==> flow/design.v <==
module mac (instruction, multiplier, multiplicand, stall, clk, reset_n, result, protect);
input [15:0] multiplier;
input [15:0] multiplicand; 
input  clk;
input  reset_n;
input  stall;
input  [2:0] instruction;
output [31:0] result;
output [7:0] protect;
reg [2:0] instr_t, instr_stage2;
reg signed [15:0] mulp_temp, mulc_temp;
reg signed [31:0] mult16_temp;
reg signed [15:0] mult8_temp1, mult8_temp2;
reg signed [31:0] result_stage2;
reg signed [7:0] protect_stage2;
assign result = result_stage2;
assign protect = protect_stage2;
always @(posedge clk,negedge reset_n) begin
    if(~reset_n)begin
        mulp_temp <= 16'd0;
        mulc_temp <= 16'd0;
        instr_t <= 3'd0;
    end
    else if(!stall)begin
        mulp_temp <= multiplier;
        mulc_temp <= multiplicand;
        instr_t <= instruction;
    end
end
always @(posedge clk,negedge reset_n)begin
    if(~reset_n)begin
        mult16_temp <= 32'd0;
        mult8_temp1 <= 16'd0;
        mult8_temp2 <= 16'd0;
        instr_stage2 <= 0;
    end
    else if(!stall)begin
        instr_stage2 <= instr_t;
        if(instr_t == 3'b001 || instr_t ==3'b010)begin
            mult16_temp <= mulp_temp * mulc_temp;
        end
        else if(instr_t == 3'b101 || instr_t == 3'b110)begin
            mult8_temp1 <= $signed(mulp_temp[7:0]) * $signed(mulc_temp[7:0]);
            mult8_temp2 <= $signed(mulp_temp[15:8]) * $signed(mulc_temp[15:8]);
        end
    end
end
always @(posedge clk,negedge reset_n)begin
    if(~reset_n)begin
        protect_stage2 <= 8'd0;
        result_stage2 <= 32'd0;
    end
    else if(!stall)begin
        case(instr_stage2)
            3'b000: begin
                protect_stage2 <= 8'd0;
                result_stage2 <= 32'd0;
            end
            3'b001: begin
                {protect_stage2,result_stage2} <= mult16_temp;
            end
            3'b010: begin
                {protect_stage2,result_stage2} <= $signed({protect_stage2,result_stage2}) + mult16_temp;
            end
            3'b011: begin
                if($signed({protect_stage2,result_stage2}) > $signed(40'h007FFFFFFF))begin
                    result_stage2 <= 32'h7FFFFFFF;
                end
                else if($signed({protect_stage2,result_stage2}) < $signed(40'hFF80000000))begin
                    result_stage2 <= 32'h80000000;
                end
            end
            3'b100: begin
                protect_stage2 <= 8'd0;
                result_stage2 <= 32'd0;
            end
            3'b101: begin
                {protect_stage2[3:0],result_stage2[15:0]} <= mult8_temp1;
                {protect_stage2[7:4],result_stage2[31:16]} <= mult8_temp2;
            end
            3'b110: begin
                 {protect_stage2[3:0],result_stage2[15:0]} <= $signed({protect_stage2[3:0],result_stage2[15:0]}) + mult8_temp1;
                 {protect_stage2[7:4],result_stage2[31:16]} <= $signed({protect_stage2[7:4],result_stage2[31:16]}) + mult8_temp2;
            end
            3'b111: begin
                if($signed({protect_stage2[3:0],result_stage2[15:0]}) > $signed(20'h07FFF))begin
                    result_stage2[15:0] <= 16'h7FFF;
                end
                else if($signed({protect_stage2[3:0],result_stage2[15:0]}) < $signed(20'hF8000))begin
                    result_stage2[15:0] <= 16'h8000;
                end
                if($signed({protect_stage2[7:4],result_stage2[31:16]}) > $signed(20'h07FFF))begin
                    result_stage2[31:16] <= 16'h7FFF;
                end
                else if($signed({protect_stage2[7:4],result_stage2[31:16]}) <$signed(20'hF8000))begin
                    result_stage2[31:16] <= 16'h8000;
                end
            end
            default: begin
                protect_stage2 <= 8'd0;
                result_stage2 <= 32'd0;
            end
        endcase
    end
end
endmodule
# From RTL to reports: mac
# What the tools print for mac, step after step.
# Line numbers count from 1 in the design file above.
# Operators: Yosys type, input widths -> output width; for muxes data width and select width s.
# A cell with n/a has no value.
[setup]
design = "mac"
clock_port = "clk"
library = "sky130hd"
corner = "tt_025C_1v80"

# Word-level counts
# Source: Yosys, flattened and elaborated, memories not mapped. Widths are those after wreduce. Registers that Yosys merges into a memory's read port (data or address) are not register bits. Print and check cells do not count. Equal cells are merged and count once.
[bits]
reg_bits = 142
in_bits = 38
out_inout_bits = 40
word_cells = 61
[op_classes]
n_addsub = 3
mul = 3
compare = 6
equal = 14
muxes = 12
logic = 2
n_reduce_logical = 11
[ops]
columns = ["op", "n"]
rows = [
  ["$mul 16x16->32", 1],
  ["$mul 8x8->16", 2],
  ["$pmux 16 s7", 2],
  ["$mux 16", 8],
  ["$add 20x16->20", 2],
  ["$gt 20x16->1 const B", 2],
  ["$lt 20x16->1 const B", 2],
  ["$add 40x32->40", 1],
  ["$gt 40x32->1 const B", 1],
  ["$lt 40x32->1 const B", 1],
  ["$pmux 4 s5", 2],
  ["$eq 3x3->1 const B", 6],
  ["$eq 3x2->1 const B", 3],
  ["$ne 3x3->1 const B", 3],
  ["$reduce_and 4->1", 2],
  ["$reduce_bool 7->1", 1],
  ["$eq 3x1->1 const B", 2],
  ["$reduce_bool 5->1", 1],
  ["$reduce_and 2->1", 2],
  ["$logic_not 3->1", 1],
  ["$reduce_and 3->1", 1],
  ["$logic_or 1x1->1", 2],
  ["$not 1->1", 2],
  ["$reduce_or 2->1", 1],
]

# Logic depth
# Yosys ltp: most cells in a row. Word level: on the elaborated netlist, between registers, memories and ports. Mapped: between sequential cells and ports; inverters and the memories' decode and read muxes count.
[logic_depth]
ltp_word = 4
ABC_AREA = 0
mapped_depth = 26
mapped_depth_nobuf = 25

# Netlist
# Source: synth_stat.txt of the flow (Yosys; design flattened, memories mapped). It holds for the ABC_AREA given above (unset counts as 0); a run with the other value may have another netlist.
[mapped]
cell_count = 2628
area_um2 = 23546.3
seq_area_um2 = 3553.4
flip_flops = 142
[by_type]
columns = ["cell", "n", "area_total_um2"]
rows = [
  ["sky130_fd_sc_hd__fa_1", 353, 7.07E+03],
  ["sky130_fd_sc_hd__dfrtp_1", 142, 3.55E+03],
  ["sky130_fd_sc_hd__ha_1", 215, 2690.08],
  ["sky130_fd_sc_hd__inv_1", 526, 1.97E+03],
  ["sky130_fd_sc_hd__and2_1", 149, 932.144],
  ["sky130_fd_sc_hd__nand2_1", 248, 930.893],
  ["sky130_fd_sc_hd__xnor2_1", 73, 639.363],
  ["sky130_fd_sc_hd__o21ai_0", 118, 590.566],
  ["sky130_fd_sc_hd__mux2_2", 52, 585.562],
  ["sky130_fd_sc_hd__a21oi_1", 103, 515.494],
  ["sky130_fd_sc_hd__a21o_1", 66, 495.475],
  ["sky130_fd_sc_hd__xor2_1", 42, 367.853],
  ["sky130_fd_sc_hd__nor2_1", 94, 352.838],
  ["sky130_fd_sc_hd__clkbuf_1", 77, 289.027],
  ["sky130_fd_sc_hd__o21ai_1", 52, 260.25],
  ["sky130_fd_sc_hd__a221oi_1", 19, 166.41],
  ["sky130_fd_sc_hd__nand2b_1", 25, 156.4],
  ["sky130_fd_sc_hd__nor3_1", 28, 140.134],
]
# Other cell types: 52; their cells: 246.

# Worst setup path after synthesis
# Path of least setup slack by OpenSTA after synthesis, without wires, with an ideal clock, recovery checks aside; 20% of the period is set as input and as output delay. Where synthesis merged equal registers, the netlist keeps one of their names.
[synth_timing]
path_type = "register -> register"
start = "reg mulp_temp[15]"
end = "reg mult16_temp[31]"
tclk_ns = 13.2
arrival_ns = 6.468
required_time_ns = 13.070
slack_ns = 6.602
path_delay_ns = 6.598
path_stages = 23
n_path_buf = 1
synth_period_reached_ns = 6.598
# "path_delay_ns" is the arrival time less input delay plus setup time.
# "path_stages" counts driving pins, that of a launching flip-flop among them; a cell with two outputs on the path counts twice.
# "synth_period_reached_ns" is the clock period less the worst setup slack; recovery checks do not enter. This is arithmetic on one report: input and output delays are still those of the set period (20% each).
# Between the ends stands the longest chain of elaborated cells between them, by number of cells; it is not shown to be the way that was timed. Of several equally long chains one is given.
# A line is the first line of the expression or statement that the cell stems from. Yosys adds cells for indexed reads and writes and turns some case tables into memories.
[synth_between]
path_cell_list = "sky130_fd_sc_hd__dfrtp_1 -> sky130_fd_sc_hd__clkbuf_1 -> sky130_fd_sc_hd__nand2_1 -> sky130_fd_sc_hd__fa_1 -> sky130_fd_sc_hd__inv_1 -> sky130_fd_sc_hd__fa_1 -> sky130_fd_sc_hd__fa_1 -> sky130_fd_sc_hd__fa_1 -> sky130_fd_sc_hd__fa_1 -> sky130_fd_sc_hd__inv_1 -> sky130_fd_sc_hd__fa_1 -> sky130_fd_sc_hd__inv_1 -> sky130_fd_sc_hd__ha_1 -> sky130_fd_sc_hd__a21o_1 -> sky130_fd_sc_hd__a21o_1 -> sky130_fd_sc_hd__a21o_1 -> sky130_fd_sc_hd__a21o_1 -> sky130_fd_sc_hd__a221o_1 -> sky130_fd_sc_hd__a21o_1 -> sky130_fd_sc_hd__a211o_1 -> sky130_fd_sc_hd__a21oi_1 -> sky130_fd_sc_hd__xnor2_1 -> sky130_fd_sc_hd__o21ai_1"
elab_chain_cells = 1
cells_between = 1
lines_between = 1
[synth_lines]
columns = ["element", "line_no", "source"]
rows = [
  ["start: declaration", 11, "reg signed [15:0] mulp_temp, mulc_temp;"],
  ["start: assignment", 20, "mulp_temp <= 16'd0;"],
  ["start: assignment", 25, "mulp_temp <= multiplier;"],
  ["$mul 16x16->32", 40, "mult16_temp <= mulp_temp * mulc_temp;"],
  ["end: assignment", 32, "mult16_temp <= 32'd0;"],
  ["end: assignment", 40, ""],
  ["end: declaration", 12, "reg signed [31:0] mult16_temp;"],
]

# Path in the finished layout
# Path of least setup slack in the final report of job 1 (OpenROAD, finished layout, wires in). Where an end is a register, its clock arrival counts in the times.
[layout_timing]
path_type = "register -> register"
start = "reg mulp_temp[15]"
end = "reg mult16_temp[31]"
tclk_ns = 11.7
arrival_ns = 7.53
required_time_ns = 12.08
slack_ns = 4.54
path_stages = 22
n_path_buf = 0
# Between the ends stands the longest chain of elaborated cells between them, by number of cells; it is not shown to be the way that was timed. Of several equally long chains one is given.
[layout_between]
path_cell_list = "sky130_fd_sc_hd__dfrtp_1 -> sky130_fd_sc_hd__nand2_1 -> sky130_fd_sc_hd__fa_1 -> sky130_fd_sc_hd__inv_1 -> sky130_fd_sc_hd__fa_1 -> sky130_fd_sc_hd__fa_1 -> sky130_fd_sc_hd__fa_1 -> sky130_fd_sc_hd__fa_1 -> sky130_fd_sc_hd__inv_1 -> sky130_fd_sc_hd__fa_1 -> sky130_fd_sc_hd__inv_1 -> sky130_fd_sc_hd__ha_1 -> sky130_fd_sc_hd__a21o_1 -> sky130_fd_sc_hd__a21o_1 -> sky130_fd_sc_hd__a21o_1 -> sky130_fd_sc_hd__a21o_1 -> sky130_fd_sc_hd__a221o_1 -> sky130_fd_sc_hd__a21o_1 -> sky130_fd_sc_hd__a211o_1 -> sky130_fd_sc_hd__a21oi_1 -> sky130_fd_sc_hd__xnor2_1 -> sky130_fd_sc_hd__o21ai_1"
elab_chain_cells = 1
cells_between = 1
lines_between = 1
[layout_lines]
columns = ["element", "line_no", "source"]
rows = [
  ["start: declaration", 11, "reg signed [15:0] mulp_temp, mulc_temp;"],
  ["start: assignment", 20, "mulp_temp <= 16'd0;"],
  ["start: assignment", 25, "mulp_temp <= multiplier;"],
  ["$mul 16x16->32", 40, "mult16_temp <= mulp_temp * mulc_temp;"],
  ["end: assignment", 32, "mult16_temp <= 32'd0;"],
  ["end: assignment", 40, ""],
  ["end: declaration", 12, "reg signed [31:0] mult16_temp;"],
]

# Below are 2 stored runs of the flow (Yosys, OpenROAD; platform sky130hd) on mac, each with its settings and what was measured, unordered. Constraints: input delay and output delay 20% of the set period each, output load 0.01 pF.
# "period_reached_ns" = clock period - worst setup slack. The figure is calculated, with input and output delays left at 20% of the set period.
# "worst_path_ns" means the part of the period allowed to the worst setup path (the constraints hold back 20% at inputs and 20% at outputs) less its slack; where the path has registers, the arrival times of their clocks count too.

[[run]]
name = "job 1"
[run.settings]
period_ns = 11.7
CORE_UTILIZATION = 45
SETUP_SLACK_MARGIN = 3.11
PLACE_DENSITY_LB_ADDON = 0.14
CELL_PAD_IN_SITES_GLOBAL_PLACEMENT = 1
CAP_MARGIN = 40
SLEW_MARGIN = 30
CORE_MARGIN = 2
[run.results]
worst_path_ns = 7.16
worstPathKind = "register -> register"
period_reached_ns = 7.156
setup_worst_slack_ns = 4.544
yosys_chip_area_um2 = 23546.3
total_negative_slack_ns = 0.000
finalUtil_pct = 49.8
ws_hold_ns = 0.528
post_route_stdcell_area_um2 = 25644.6
final_die_area_um2 = 54170.2

[[run]]
name = "job 2"
[run.settings]
period_ns = 6.1
CORE_UTILIZATION = 19
GPL_ROUTABILITY_DRIVEN = 0
CAP_MARGIN = 20
CORE_MARGIN = 2
SLEW_MARGIN = 20
[run.results]
worst_path_ns = 6.12
worstPathKind = "register -> register"
period_reached_ns = 6.120
setup_worst_slack_ns = -0.020
yosys_chip_area_um2 = 23546.3
total_negative_slack_ns = -0.054
finalUtil_pct = 24.0
ws_hold_ns = 0.514
post_route_stdcell_area_um2 = 29574.6
final_die_area_um2 = 126761.0
